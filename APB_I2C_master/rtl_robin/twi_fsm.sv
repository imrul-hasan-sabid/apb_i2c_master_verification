==> flow/design.v <==
module  dff #(
        parameter FLOP_WIDTH = 32, 
        parameter RESET_VALUE = 32'b0
)(
	    input   logic                     clk, 
	    input   logic                     resetn, 
        input   logic                     en, 
	    input   logic [FLOP_WIDTH-1:0]    d,
	    output  logic [FLOP_WIDTH-1:0]    q
); 
	always @(posedge clk or negedge resetn) begin
		if(~resetn) 
			q[FLOP_WIDTH-1:0] <= RESET_VALUE; 
		else 
			q[FLOP_WIDTH-1:0] <= en ? d[FLOP_WIDTH-1:0] : q[FLOP_WIDTH-1:0]; 
	end 
endmodule 
module  counter #(   
        parameter COUNTER_WIDTH =32, 
        parameter RESET_VALUE   = 32'h0
)(
        input   logic                       clk, 
        input   logic                       resetn, 
        input   logic                       clear, 
        input   logic                       inc,
        output  logic [COUNTER_WIDTH-1:0]   count
    ); 
    always @(posedge clk or negedge resetn) begin
        if(~resetn)
            count[COUNTER_WIDTH-1:0] <= RESET_VALUE; 
        else 
            count[COUNTER_WIDTH-1:0] <= clear? {COUNTER_WIDTH{1'b0}} : count[COUNTER_WIDTH-1:0] + inc; 
    end 
endmodule 
module  uni_shift_reg #(
        parameter SHIFT_REG_WIDTH=8, 
        parameter RESET_VALUE = 8'h0
)(
        input   logic                       clk, 
        input   logic                       resetn, 
        input   logic                       serial_in,                    
        input   logic [SHIFT_REG_WIDTH-1:0] load, 
        input   logic [1:0]                 mode, 
        output  logic [SHIFT_REG_WIDTH-1:0] pout
);     
  always @ (posedge clk or negedge resetn)
    if (~resetn)
        pout[SHIFT_REG_WIDTH-1:0] <= RESET_VALUE;
    else begin
        casez(mode)
            2'b00	    : pout[SHIFT_REG_WIDTH-1:0] <= pout[SHIFT_REG_WIDTH-1:0]; 
            2'b10 	    : pout[SHIFT_REG_WIDTH-1:0] <= {pout[SHIFT_REG_WIDTH-2:0], serial_in       };
            2'b01 	    : pout[SHIFT_REG_WIDTH-1:0] <= {serial_in,       pout[SHIFT_REG_WIDTH-1:1] };
            2'b11 	    : pout[SHIFT_REG_WIDTH-1:0] <= load[SHIFT_REG_WIDTH-1:0]; 
            default 	: pout[SHIFT_REG_WIDTH-1:0] <= {SHIFT_REG_WIDTH{1'bx}}; 
        endcase
    end
endmodule   
module  comparator #(
        parameter COMPARATOR_WIDTH = 12
)(
        input   logic [COMPARATOR_WIDTH-1:0]    value_1, 
        input   logic [COMPARATOR_WIDTH-1:0]    value_2, 
        output  logic                           is_equal 
);  
    assign is_equal     = value_1[COMPARATOR_WIDTH-1:0] == value_2[COMPARATOR_WIDTH-1:0]; 
endmodule           
module  twi_fsm(
        input   logic   clk             			,  
        input   logic   resetn               		,  
        input   logic   twint                 		,  
		input   logic   twsto                   	, 
        input   logic   twsta                  		,  
		input 	logic 	twen                    	, 
		input 	logic 	bus_busy                	, 
		input 	logic 	start_complete          	, 
		input 	logic 	stop_complete				,
		input 	logic 	byte_transfer_complete		, 
		input 	logic 	ack_transfer_complete   	, 
        input   logic   twi_fsm_flop_en  			, 
		input 	logic 	write                   	, 
		input 	logic 	arbitration_lost			, 
		output 	logic 	twi_fsm_start_en         	, 
		output 	logic 	twi_fsm_restart_en       	, 
		output 	logic 	twi_fsm_stop_en          	, 
		output 	logic 	twi_fsm_scl_gen_en       	, 
		output 	logic 	twi_fsm_data_transfer_en 	, 
		output 	logic 	twi_fsm_ack_transfer_en  	,
		output 	logic 	twi_fsm_data_transfer_dir	,
		output 	logic 	twi_fsm_ack_transfer_dir 	,
		output 	logic 	twi_fsm_sla_sent         	, 
		output 	logic 	twi_fsm_master_mode			, 
		output 	logic 	twi_fsm_status_update		, 
        output  logic   twi_fsm_twint_set			, 
        output  logic   twi_fsm_twsta_clr			, 
        output  logic   twi_fsm_twsto_clr			, 
        output  logic   twi_fsm_twen_clr 			
); 
	logic sla_sent_flop_q; 
	logic sla_sent_flop_d; 
	logic sla_sent; 
	logic stop_start; 
    localparam  STATE_WIDTH = 4;
    logic [STATE_WIDTH-1:0] pstate, nstate; 
    localparam  IDLE            	= 'd00;
	localparam	START				= 'd02;  
    localparam  START_COMP      	= 'd03;     
    localparam  TRANSFER_START      = 'd04; 
    localparam  ACK_START		    = 'd05; 
    localparam  TRANSFER_COMP       = 'd06; 
    localparam  STOP			    = 'd07;
    localparam  REP_START       	= 'd08; 
	localparam	STOP_COMP 			= 'd09;
	localparam 	STOP_START 			= 'd10; 
	localparam	ARBITRATION_LOST 	= 'd11;  
	always @(*) begin
		casez(pstate)
			IDLE				: 	nstate = (~twint & twsta & twen & ~bus_busy) ? START				: IDLE; 
			START				: 	nstate = twen ? start_complete ? START_COMP: START    				: IDLE; 
			START_COMP			: 	nstate = twen ? ~twint? TRANSFER_START: START_COMP														: IDLE; 
			TRANSFER_START		: 	nstate = twen ? arbitration_lost? ARBITRATION_LOST :byte_transfer_complete? ACK_START: TRANSFER_START	: IDLE; 
			ACK_START			: 	nstate = twen ? arbitration_lost? ARBITRATION_LOST :ack_transfer_complete ? TRANSFER_COMP: ACK_START	: IDLE;
			TRANSFER_COMP		: 	begin 
										casez({twen, ~twint, twsto, twsta})
											4'b0???	: nstate = IDLE; 
											4'b10?? : nstate = TRANSFER_COMP; 
											4'b1100	: nstate = TRANSFER_START; 
											4'b1101	: nstate = REP_START; 	
											4'b1110 : nstate = STOP; 
											4'b1111	: nstate = STOP_START; 
											default : nstate = 'bx; 
										endcase 
									end	
			STOP				: 	nstate = twen ? stop_complete? STOP_COMP : STOP						: IDLE; 
			REP_START			: 	nstate = twen ? start_complete ? START_COMP: REP_START 				: IDLE; 
			STOP_COMP			: 	nstate = IDLE; 
			STOP_START			: 	nstate = twen ? start_complete? START_COMP: STOP_START :IDLE; 
			ARBITRATION_LOST	: 	nstate = IDLE; 
			default				: 	nstate = 'bx; 	
		endcase 
	end 
    dff #(.FLOP_WIDTH(STATE_WIDTH), .RESET_VALUE(5'b0)) u_PSR(
        .clk	(clk				), 
        .resetn	(resetn				), 
        .en		(twi_fsm_flop_en	), 
        .d		(nstate				), 
        .q		(pstate				)
    ); 
	dff #(.FLOP_WIDTH(1), .RESET_VALUE(1'b0)) u_sla_sent_flop(
		.clk	(clk				), 
		.resetn	(resetn				), 
		.en		(twi_fsm_flop_en	), 
		.d		(sla_sent_flop_d	), 
		.q		(sla_sent_flop_q	)
	);
	assign 	sla_sent_flop_d	= (pstate == START_COMP) ? 1'b1: (pstate == TRANSFER_COMP) ? 1'b0 : sla_sent_flop_q; 
	assign stop_start 	= (pstate == STOP | pstate == STOP_COMP) & twsta; 
	assign sla_sent		= sla_sent_flop_q; 
	assign twi_fsm_start_en	    		= (pstate == START) | (pstate == STOP_START);
	assign twi_fsm_restart_en			= (pstate == REP_START); 
	assign twi_fsm_stop_en           	= (pstate == STOP) | (pstate == STOP_START); 
	assign twi_fsm_scl_gen_en        	= (pstate == START) | (pstate == TRANSFER_START) 
															| (pstate == ACK_START) 
															| (pstate == STOP) 
															| (pstate == REP_START)
															| (pstate == STOP_COMP)
															| (pstate == STOP_START); 
	assign twi_fsm_data_transfer_en  	= (pstate == TRANSFER_START); 
	assign twi_fsm_ack_transfer_en   	= (pstate == ACK_START); 
	assign twi_fsm_data_transfer_dir	= (pstate == TRANSFER_START) & 	 (sla_sent | ~write) ; 
	assign twi_fsm_ack_transfer_dir 	= (pstate == ACK_START)		 & (~(sla_sent | ~write)); 
	assign twi_fsm_sla_sent          	= sla_sent_flop_q; 
	assign twi_fsm_twint_set        	= (( pstate == START  | pstate == START_COMP | pstate == REP_START | pstate == STOP_START) & start_complete) 
																			   | ((pstate == ACK_START) & (ack_transfer_complete | arbitration_lost))
																			   | ((pstate == TRANSFER_START) & arbitration_lost);
	assign twi_fsm_status_update     	= (((pstate == START) 	| (pstate == REP_START) 
																| (pstate== STOP_START)) & start_complete) 
																| ((pstate== ACK_START) & (ack_transfer_complete | arbitration_lost))
	 															| ((pstate == TRANSFER_START) & arbitration_lost); 								   
	assign twi_fsm_twsta_clr        	= (pstate == START_COMP); 
	assign twi_fsm_twsto_clr         	= (pstate == STOP_COMP);
	assign twi_fsm_twen_clr          	= (pstate == IDLE); 
	assign twi_fsm_master_mode			= ~((pstate == IDLE) | ((pstate == STOP_COMP) & ~twsta) | (pstate == ARBITRATION_LOST)); 
endmodule 
# Step by step through the tools: twi_fsm
# The steps from the RTL of twi_fsm to its reports follow in flow order.
# Lines are those of the file above, counted from 1.
# Cell names lack the library's common part.
# A cell with n/a has no value.
[design]
top = "twi_fsm"
clock = "clk"
lib = "sky130hd"
corner = "tt_025C_1v80"

# Word-level counts
# Counts by Yosys on the flattened word-level netlist (proc, flatten, opt, wreduce; memories kept). Register bits leave out memories and registers merged into their read ports (data or address). Print and check cells are left out. Cells with the same type and inputs are merged into one.
[classes]
equal = 15
n_mux = 21
bitwise = 38
n_reduce_logical = 4
[op_table]
columns = ["op", "count"]
rows = [
  ["4-bit parallel mux with 10-bit select", 1],
  ["4-bit two-way mux", 10],
  ["4-bit == test (second input constant)", 8],
  ["4-bit parallel mux with 6-bit select", 1],
  ["1-bit bitwise OR", 21],
  ["4-bit by 3-bit == test with 1-bit output (second input constant)", 4],
  ["1-bit AND", 10],
  ["4-bit by 2-bit == test with 1-bit output (second input constant)", 2],
  ["1-bit NOT", 7],
  ["3-bit two-way mux", 2],
  ["2-bit two-way mux", 3],
  ["4-bit logical NOT", 1],
  ["1-bit two-way mux", 4],
  ["2-bit == test (second input constant)", 1],
  ["2-bit AND reduction", 1],
  ["2-bit nonzero test", 1],
  ["2-bit OR reduction", 1],
]
[bits]
reg_bits = 5
in_bits = 14
out_inout_bits = 15
elab_cells = 80

# Depth
# Longest topological path by Yosys (ltp), each cell counted once; first at word level (registers and memories cut), then after technology mapping (sequential cells cut; the memories' decode and read muxes count).
[logic_depth]
depth_word = 7
abc_area = 0
ltp_mapped = 3
mapped_depth_nobuf = 3

# Netlist
# The flow's flattened synthesis, as Yosys stat reports it; memories are mapped. The netlist is that of the ABC_AREA named above (0 if unset); the other value can give another one.
# Totals and module areas in this step are rounded.
[mapped]
cells = 71
yosys_area_um2 = 654
sequential_area_um2 = 302
ff_cells = 12
buffers = 1
[types]
columns = ["cell_type", "count", "type_area_um2"]
rows = [
  ["dfrtp_1", 11, 275.264],
  ["o21ai_0", 8, 40.038],
  ["inv_1", 8, 30.029],
  ["a22o_1", 3, 26.275],
  ["dfstp_2", 1, 26.275],
  ["nand2_1", 7, 26.275],
  ["a32o_1", 2, 20.019],
  ["nand2b_1", 3, 18.768],
  ["o2bb2ai_1", 2, 17.517],
  ["nand3_1", 3, 15.014],
  ["nor4_1", 2, 12.512],
  ["o22ai_1", 2, 12.512],
  ["or2_2", 2, 12.512],
  ["a21oi_1", 2, 10.01],
  ["and4b_1", 1, 10.01],
  ["a211o_1", 1, 8.758],
  ["and3b_1", 1, 8.758],
  ["o2111ai_1", 1, 8.758],
]
# Other cell types: 11; their cells: 11.
# By module: a second synthesis without flattening, with its own total; a netlist apart from the flattened one above.
[unflattened]
cells_unflattened = 86
area_unflattened_um2 = 657
# Each row is one instance without its submodules.
[by_module]
columns = ["mod", "n_inst", "cells", "area_um2", "mod_seq_area_um2"]
rows = [
  ["twi_fsm", 1, 76, 472, 0.0],
  ["dff", 1, 8, 145, 100],
  ["dff", 1, 2, 40.0, 25.0],
]

# Path before layout
# Source: OpenSTA report_checks on the synthesized netlist (no wires, ideal clock, input and output delay 20% of the period each), path of least setup slack; recovery checks are left aside. Register names are those of the netlist, which keeps one name where synthesis merged equal registers.
[synth_timing]
kind = "flip-flop to output port"
start = "register u_PSR.q"
end = "output port twi_fsm_scl_gen_en"
tclk_ns = 1.81
out_delay_ns = 0.362
t_first_pin_ns = 0.000
arrival_ns = 1.307
t_required_ns = 1.448
path_slack_ns = 0.141
path_delay_ns = 1.307
driving_pins = 3
path_buffers = 0
period_less_setup_slack_ns = 1.669
# "path_delay_ns" = arrival - input delay + setup time.
# At an output port there is no setup time.
# "driving_pins": output pins that drive a net of the path, with the launching flip-flop's if there is one; two outputs of one cell count as two.
# "period_less_setup_slack_ns" is the clock period less the worst setup slack; recovery checks do not enter. This is arithmetic on one report: input and output delays are still those of the set period (20% each).
# Where an end lacks its bit number, it is one bit of the signal, or one of the new flip-flops if synthesis recoded a state register.
# The rows between start and end are the longest chain of elaborated cells between them; the timing report does not say that the signal goes this way. Where chains are equally long, one stands for them.
# A line is the first line of the expression or statement that the cell stems from. Yosys adds cells for indexed reads and writes and turns some case tables into memories.
[synth_via]
path_cell_list = "dfrtp_1 or4_1 or3_1"
elab_chain_len = 7
cells_between = 13
cone_classes = "eq/ne (7); logic (6)"
[synth_lines]
columns = ["item", "line_no", "rtl"]
rows = [
  ["start, declared", 9, "output logic [FLOP_WIDTH-1:0] q"],
  ["start, assigned", 13, "q[FLOP_WIDTH-1:0] <= RESET_VALUE;"],
  ["start, assigned", 15, "q[FLOP_WIDTH-1:0] <= en ? d[FLOP_WIDTH-1:0] : q[FLOP_WIDTH-1:0];"],
  ["4-bit by 2-bit == test with 1-bit output", 162, "assign twi_fsm_scl_gen_en = (pstate == START) | (pstate == TRANSFER_START)"],
  ["1-bit bitwise OR (6 in a row)", 162, ""],
  ["end, declared", 86, "output logic twi_fsm_scl_gen_en ,"],
]

# Timing after layout
# From the final timing report of flow run 1: the path of least setup slack in the routed layout; clock arrival at registers is part of the times.
[layout_timing]
kind = "input port to output port"
start = "input port start_complete"
end = "output port twi_fsm_status_update"
tclk_ns = 2.4
in_delay_ns = 0.48
out_delay_ns = 0.48
t_first_pin_ns = 0.48
arrival_ns = 1.82
t_required_ns = 1.92
path_slack_ns = 0.10
driving_pins = 4
path_buffers = 2
# The rows between start and end are the longest chain of elaborated cells between them; the timing report does not say that the signal goes this way. Where chains are equally long, one stands for them.
[layout_via]
path_cell_list = "clkdlybuf4s50_1 o31ai_1 nand3_1 clkdlybuf4s50_1"
elab_chain_len = 3
cells_between = 3
lines_between = 1
cone_classes = "logic (3)"
[layout_lines]
columns = ["item", "line_no", "rtl"]
rows = [
  ["start, declared", 76, "input logic start_complete ,"],
  ["1-bit AND", 176, "assign twi_fsm_status_update = (((pstate == START) | (pstate == REP_START)"],
  ["1-bit bitwise OR (2 in a row)", 176, ""],
  ["end, declared", 93, "output logic twi_fsm_status_update ,"],
]

Memo
Re: implementation data of twi_fsm

Below are 2 stored runs of the flow (Yosys, OpenROAD; platform sky130hd) on twi_fsm, each with its settings and what was measured, unordered. Constraints: input delay and output delay 20% of the set period each, output load 0.01 pF.
"period_less_ws_ns": clock period set for the run, less the worst setup slack. It is reckoned from that one timing run; input and output delays stay at 20% of the period that was set.
By "critical_path_time_ns" is meant the share of the clock period that the worst setup path is allowed (20% is reserved at inputs, 20% at outputs), minus its slack. Clock arrival times at its registers enter into it.
By "design_power_mw" is meant OpenSTA's value without simulated activity: inputs other than the clock are taken to toggle once in ten clock periods, and the tool carries that through the logic.
Measured values are rounded.

# flow run 1
==> flow/run.sh <==
#!/bin/bash
# the make line also repeats the synthesis and layout settings of config.mk as NAME=value (left out here)
make -C /OpenROAD-flow-scripts/flow DESIGN_CONFIG=/design/flow/config.mk WORK_HOME=/design/flow/orfs CLKGATE_MAP_FILE= finish
==> flow/config.mk <==
export PLATFORM = sky130hd
export DESIGN_NAME = twi_fsm
export DESIGN_NICKNAME = twi_fsm
export VERILOG_FILES = /design/flow/design.v
export SDC_FILE = /design/flow/constraint.sdc
export NUM_CORES = 4
export LEC_CHECK = 0
export CAP_MARGIN = 20
export CORE_MARGIN = 2
export CORE_UTILIZATION = 40
export SLEW_MARGIN = 20
==> flow/constraint.sdc <==
create_clock -name core_clock -period 2.4 [get_ports {clk}]
set_input_delay 0.4800 -clock core_clock [delete_from_list [all_inputs] [get_ports {clk}]]
set_output_delay 0.4800 -clock core_clock [all_outputs]
set_load 0.01 [all_outputs]

==> flow run 1: results <==
worst_setup_slack_ns=0.102
critical_path_time_ns=1.34
worst_setup_path_type="input port to output port"
design_power_mw=0.489
finish.utilization_pct=67.0
total_die_area_um2=1980
ws_hold_ns=0.527
post_route_stdcell_area_um2=1020
total_negative_slack_ns=0.000
period_less_ws_ns=2.298
ys_area_um2=654

# flow run 2
==> flow/run.sh <==
#!/bin/bash
# the make line also repeats the synthesis and layout settings of config.mk as NAME=value (left out here)
make -C /OpenROAD-flow-scripts/flow DESIGN_CONFIG=/design/flow/config.mk WORK_HOME=/design/flow/orfs CLKGATE_MAP_FILE= finish
==> flow/config.mk <==
export PLATFORM = sky130hd
export DESIGN_NAME = twi_fsm
export DESIGN_NICKNAME = twi_fsm
export VERILOG_FILES = /design/flow/design.v
export SDC_FILE = /design/flow/constraint.sdc
export NUM_CORES = 4
export LEC_CHECK = 0
export ABC_AREA = 0
export CAP_MARGIN = 20
export CELL_PAD_IN_SITES_DETAIL_PLACEMENT = 2
export CELL_PAD_IN_SITES_GLOBAL_PLACEMENT = 3
export CORE_ASPECT_RATIO = 0.72
export CORE_MARGIN = 2
export CORE_UTILIZATION = 38
export CTS_CLUSTER_DIAMETER = 364
export CTS_CLUSTER_SIZE = 47
export GPL_TIMING_DRIVEN = 1
export SETUP_SLACK_MARGIN = 0.27
export SLEW_MARGIN = 20
export TNS_END_PERCENT = 60
==> flow/constraint.sdc <==
create_clock -name core_clock -period 1.51 [get_ports {clk}]
set_input_delay 0.3020 -clock core_clock [delete_from_list [all_inputs] [get_ports {clk}]]
set_output_delay 0.3020 -clock core_clock [all_outputs]
set_load 0.01 [all_outputs]

==> flow run 2: results <==
outcome="no final report: placement broke off with GPL-0301"
